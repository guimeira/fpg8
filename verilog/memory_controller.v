==> flow/design.v <==
`timescale 1ns / 1ps
module memory_controller(
	input clk,
	input rst,
	input read,
	input write,
	input[25:0] address,
	input[15:0] write_data,
	output[15:0] read_data,
	output busy,
	output reg[25:0] mem_address,
	output mem_oe,
	output mem_we,
	output mem_clk,
	output mem_adv,
	output mem_mt_ce,
	output mem_mt_ub,
	output mem_mt_lb,
	output mem_mt_cre,
	output flash_ce,
	inout[15:0] data
);
	parameter[1:0] STATE_IDLE = 2'd0, STATE_READING = 2'd1, STATE_WRITING = 2'd2;
	reg[1:0] current_state, next_state;
	always @(posedge clk, posedge rst) begin
		if(rst)
			current_state <= STATE_IDLE;
		else
			current_state <= next_state;
	end
	always @(current_state,read,write,counter) begin
		next_state = current_state;
		case(current_state)
			STATE_IDLE: begin
				if(write) begin
					next_state = STATE_WRITING;
				end
				else if(read) begin
					next_state = STATE_READING;
				end
				else begin
					next_state = current_state;
				end
			end
			STATE_WRITING: begin
				if(counter == 3'd6) begin
					next_state = STATE_IDLE;
				end
				else begin
					next_state = STATE_WRITING;
				end
			end
			STATE_READING: begin
				if(counter == 3'd6) begin
					next_state = STATE_IDLE;
				end
				else begin
					next_state = STATE_READING;
				end
			end
		endcase
	end
	always @(posedge clk, posedge rst) begin
		if(rst)
			mem_address <= 26'd0;
		else begin
			if(current_state == STATE_IDLE && (read || write))
				mem_address <= address;
			else
				mem_address <= mem_address;
		end
	end
	reg[2:0] counter;
	always @(posedge clk, posedge rst) begin
		if(rst)
			counter <= 3'd0;
		else begin
			if(current_state != STATE_IDLE)
				counter <= counter + 3'd1;
			else
				counter <= 3'd0;
		end
	end
	reg[15:0] data_reg;
	always @(posedge clk, posedge rst) begin
		if(rst)
			data_reg <= 16'd0;
		else begin
			if(current_state == STATE_IDLE && write)
				data_reg <= write_data;
			else if(current_state == STATE_READING && counter == 3'd6)
				data_reg <= data;
			else
				data_reg <= data_reg;
		end
	end
	assign read_data = data_reg;
	assign data = current_state == STATE_WRITING ? data_reg : 16'bzzzzzzzzzzzzzzzz;
	assign busy = current_state != STATE_IDLE;
	assign mem_oe = current_state != STATE_READING;
	assign mem_we = current_state != STATE_WRITING;
	assign mem_clk = 1'b0;
	assign mem_adv = 1'b0;
	assign mem_mt_ce = 1'b0;
	assign mem_mt_ub = 1'b0;
	assign mem_mt_lb = 1'b0;
	assign mem_mt_cre = 1'b0;
	assign flash_ce = 1'b1;
endmodule
## From RTL to reports: memory_controller

Tool output for the design above, in the order of the flow.
Lines are those of the file above, counted from 1.
Operators: Yosys type, input widths -> output width; for muxes data width and select width s.
A cell with n/a has no value.

| set-up | value |
|---|---|
| design top | memory_controller |
| clock | clk |
| standard-cell library | sky130hd |
| timing corner | tt_025C_1v80 |

## Elaborated design

Counts by Yosys on the flattened word-level netlist (proc, flatten, opt, wreduce; memories kept). Register bits leave out memories and registers merged into their read ports (data or address). Print and check cells are left out. Cells with the same type and inputs are merged into one.

| word-level totals | value |
|---|---|
| elaborated cells | 29 |
| memories kept | 0 |
| bits in writable memories | 0 |
| input bits | 46 |
| ROM bits | 0 |
| output and inout port bits | 68 |
| latch bits | 0 |
| clocked read ports x word width | 0 |
| register bits after elaboration | 47 |

| operators by class | value |
|---|---|
| add/subtract/negate cells | 1 |
| magnitude comparators | 0 |
| shifts and indexed selects | 0 |
| $mul | 0 |
| eq/ne operators | 6 |
| reductions and logical operators | 9 |
| divide/modulo/power cells | 0 |
| bitwise logic cells | 0 |
| muxes and demuxes | 9 |

Operators by type and width:

| kind | count |
|---|---|
| $mux 16 | 3 |
| $pmux 2 s3 | 1 |
| $mux 2 | 3 |
| $reduce_bool 2->1 | 2 |
| $logic_and 1x1->1 | 3 |
| $add 3x1->3 const B | 1 |
| $eq 3x3->1 const B | 1 |
| $ne 3x3->1 const B | 1 |
| $reduce_bool 3->1 | 1 |
| $mux 3 | 1 |
| $eq 2x1->1 const B | 1 |
| $ne 2x1->1 const B | 1 |
| $eq 2x2->1 const B | 1 |
| $ne 2x2->1 const B | 1 |
| $logic_not 2->1 | 1 |
| $reduce_and 2->1 | 1 |
| $logic_or 1x1->1 | 1 |
| $mux 1 | 1 |

## Longest topological paths

Depth = most cells in a row (Yosys ltp): at word level without a register or memory, in the mapped netlist without a sequential cell, where the memories' decode and read muxes count.

| depth | value |
|---|---|
| depth in word-level cells | 4 |
| ABC_AREA | 0 |
| gate-level depth with buffers | 6 |
| depth with buffers taken out | 5 |

## Mapped cells and area

Source: synth_stat.txt of the flow (Yosys; design flattened, memories mapped). It holds for the ABC_AREA given above (unset counts as 0); a run with the other value may have another netlist.

Cells by type:

| type | count | total area (um2) |
|---|---|---|
| sky130_fd_sc_hd__dfrtp_1 | 47 | 1.18E+03 |
| sky130_fd_sc_hd__mux2_4 | 20 | 300.288 |
| sky130_fd_sc_hd__mux2_2 | 22 | 247.738 |
| sky130_fd_sc_hd__buf_4 | 23 | 172.666 |
| sky130_fd_sc_hd__ha_1 | 6 | 75.072 |
| sky130_fd_sc_hd__buf_8 | 2 | 30.029 |
| sky130_fd_sc_hd__inv_1 | 7 | 26.275 |
| sky130_fd_sc_hd__mux2i_1 | 2 | 20.019 |
| sky130_fd_sc_hd__nor2_1 | 5 | 18.768 |
| sky130_fd_sc_hd__o21ai_4 | 1 | 16.266 |
| sky130_fd_sc_hd__clkbuf_8 | 1 | 13.763 |
| sky130_fd_sc_hd__a31oi_1 | 2 | 12.512 |
| sky130_fd_sc_hd__nand2_4 | 1 | 11.261 |
| sky130_fd_sc_hd__xnor2_1 | 1 | 8.758 |
| sky130_fd_sc_hd__conb_1 | 2 | 7.507 |
| sky130_fd_sc_hd__nor2b_1 | 1 | 6.256 |
| sky130_fd_sc_hd__a21oi_1 | 1 | 5.005 |
| sky130_fd_sc_hd__buf_2 | 1 | 5.005 |
| sky130_fd_sc_hd__nand2_1 | 1 | 3.754 |

| synthesis totals | value |
|---|---|
| cells in the netlist | 146 |
| buffers | 27 |
| area of sequential cells | 1176.1 um2 |
| chip area (Yosys) | 2157.1 um2 |
| mapped flip-flops | 47 |

## Path before layout

OpenSTA on the mapped netlist: ideal clock, no wires. The path of least setup slack (recovery checks aside). Input and output delay are each 20% of the period. Register names are those of the netlist, which keeps one name where synthesis merged equal registers.

| path after synthesis | value |
|---|---|
| kind | register to register |
| start | register current_state[0] |
| end | register mem_address[0] |
| path delay | 1.500 ns |
| buffers on the path | 2 |
| arrival time | 1.375 ns |
| data required time | 1.465 ns |
| stages | 7 |
| launch time at the first pin | 0.000 ns |
| clock period | 1.59 ns |
| setup slack | 0.090 ns |
| library setup time | 0.125 ns |
| synthesis period reached | 1.5 ns |

"path delay" is the arrival time less input delay plus setup time.
"stages" counts driving pins, that of a launching flip-flop among them; a cell with two outputs on the path counts twice.
"synthesis period reached" = period - worst setup slack (recovery checks aside). The figure is calculated, with input and output delays left at 20% of the set period.
Between the ends stands the longest chain of elaborated cells between them, by number of cells; it is not shown to be the way that was timed. Of several equally long chains one is given.
A line is the first line of the expression or statement that the cell stems from. Yosys adds cells for indexed reads and writes and turns some case tables into memories.
A register here has more assigning lines than the two given.

| between the ends, after synthesis | value |
|---|---|
| cells stage by stage | sky130_fd_sc_hd__dfrtp_1 > sky130_fd_sc_hd__inv_1 > sky130_fd_sc_hd__ha_1 > sky130_fd_sc_hd__buf_2 > sky130_fd_sc_hd__o21ai_4 > sky130_fd_sc_hd__buf_8 > sky130_fd_sc_hd__mux2_4 |
| length of the longest elaborated chain | 2 |
| elaborated cells between the ends (all ways) | 2 |
| those cells by class | reduce/logical: 2 |

Ends and longest elaborated chain, after synthesis:

| what | line | source |
|---|---|---|
| from (decl) | 24 | `reg[1:0] current_state, next_state;` |
| from (assign) | 27 | `current_state <= STATE_IDLE;` |
| from (assign) | 29 | `current_state <= next_state;` |
| $logic_not 2->1 | 67 | `if(current_state == STATE_IDLE && (read \|\| write))` |
| $logic_and 1x1->1 | 67 |  |
| to (assign) | 68 | `mem_address <= address;` |
| to (assign) | 70 | `mem_address <= mem_address;` |
| to (decl) | 11 | `output reg[25:0] mem_address,` |

## Worst path after layout

Path of least setup slack in the final report of stored run 1 (OpenROAD, finished layout, wires in). Where an end is a register, its clock arrival counts in the times.

| path post-layout | value |
|---|---|
| kind | register to output |
| start | register current_state[0] |
| end | output port busy |
| arrival time | 1.74 ns |
| external output delay | 0.63 ns |
| clock period | 3.14 ns |
| setup slack | 0.77 ns |
| launch time at the first pin | 0.28 ns |
| buffers on the path | 1 |
| data required time | 2.51 ns |
| stages | 5 |

Between the ends stands the longest chain of elaborated cells between them, by number of cells; it is not shown to be the way that was timed. Of several equally long chains one is given.

| between the ends, post-layout | value |
|---|---|
| cells stage by stage | sky130_fd_sc_hd__dfrtp_1 > sky130_fd_sc_hd__inv_1 > sky130_fd_sc_hd__ha_1 > sky130_fd_sc_hd__inv_1 > sky130_fd_sc_hd__clkdlybuf4s50_1 |
| length of the longest elaborated chain | 1 |
| elaborated cells between the ends (all ways) | 1 |
| those cells by class | reduce/logical: 1 |

Ends and longest elaborated chain, post-layout:

| what | line | source |
|---|---|---|
| from (decl) | 24 | `reg[1:0] current_state, next_state;` |
| from (assign) | 27 | `current_state <= STATE_IDLE;` |
| from (assign) | 29 | `current_state <= next_state;` |
| $reduce_bool 2->1 | 99 | `assign busy = current_state != STATE_IDLE;` |
| to (decl) | 10 | `output busy,` |

Settings and measured results of 2 stored flow runs for module memory_controller (sky130hd), not sorted in any way. The constraints put input and output delay at 20% of the set period each and load the outputs with 0.01 pF.
"period achieved" = clock period - worst setup slack. The figure is calculated, with input and output delays left at 20% of the set period.
By "worst setup path time" is meant the share of the clock period that the worst setup path is allowed (20% is reserved at inputs, 20% at outputs), minus its slack. Clock arrival times at its registers enter into it.
"total power of the final layout": no workload was simulated; the value follows from the tool's default switching activity.
Settings: -- = not set for that run.
A result given as -- is not shown for that run.

| run | period_ns | CORE_UTILIZATION | PLACE_DENSITY_LB_ADDON | CORE_ASPECT_RATIO | CORE_MARGIN | CELL_PAD_IN_SITES_GLOBAL_PLACEMENT | ABC_AREA | CTS_CLUSTER_DIAMETER | CAP_MARGIN | SLEW_MARGIN | HOLD_SLACK_MARGIN | CELL_PAD_IN_SITES_DETAIL_PLACEMENT | GPL_TIMING_DRIVEN | GPL_ROUTABILITY_DRIVEN | MAX_ROUTING_LAYER | chip area after synthesis (Yosys) (um2) | full die area (um2) | standard-cell area of the final layout (um2) | post-route utilization (%) | worst setup slack after layout (ns) | total negative slack (ns) | worst hold slack (ns) | total power of the final layout (mW) | period achieved (ns) | worst setup path time (ns) | worst setup path kind |
|---|---|---|---|---|---|---|---|---|---|---|---|---|---|---|---|---|---|---|---|---|---|---|---|---|---|---|
| stored run 1 | 3.14 | 18 | 0.05 | 1.26 | 5 | 1 | 0 | 84 | 20 | 20 | -- | -- | -- | -- | -- | 2157.1 | 14287.9 | 3228.1 | 27.2 | 0.767 | 0.000 | 0.471 | 3.283 | 2.373 | 1.74 | register to output |
| stored run 2 | 2.54 | 69 | 0.21 | 1.28 | 9 | -- | -- | 358 | 20 | 20 | -0.03 | 2 | 1 | 0 | met4 | -- | -- | -- | -- | -- | -- | -- | -- | -- | -- | -- |

Stored run 2: no results, placement failed with FLW-0024
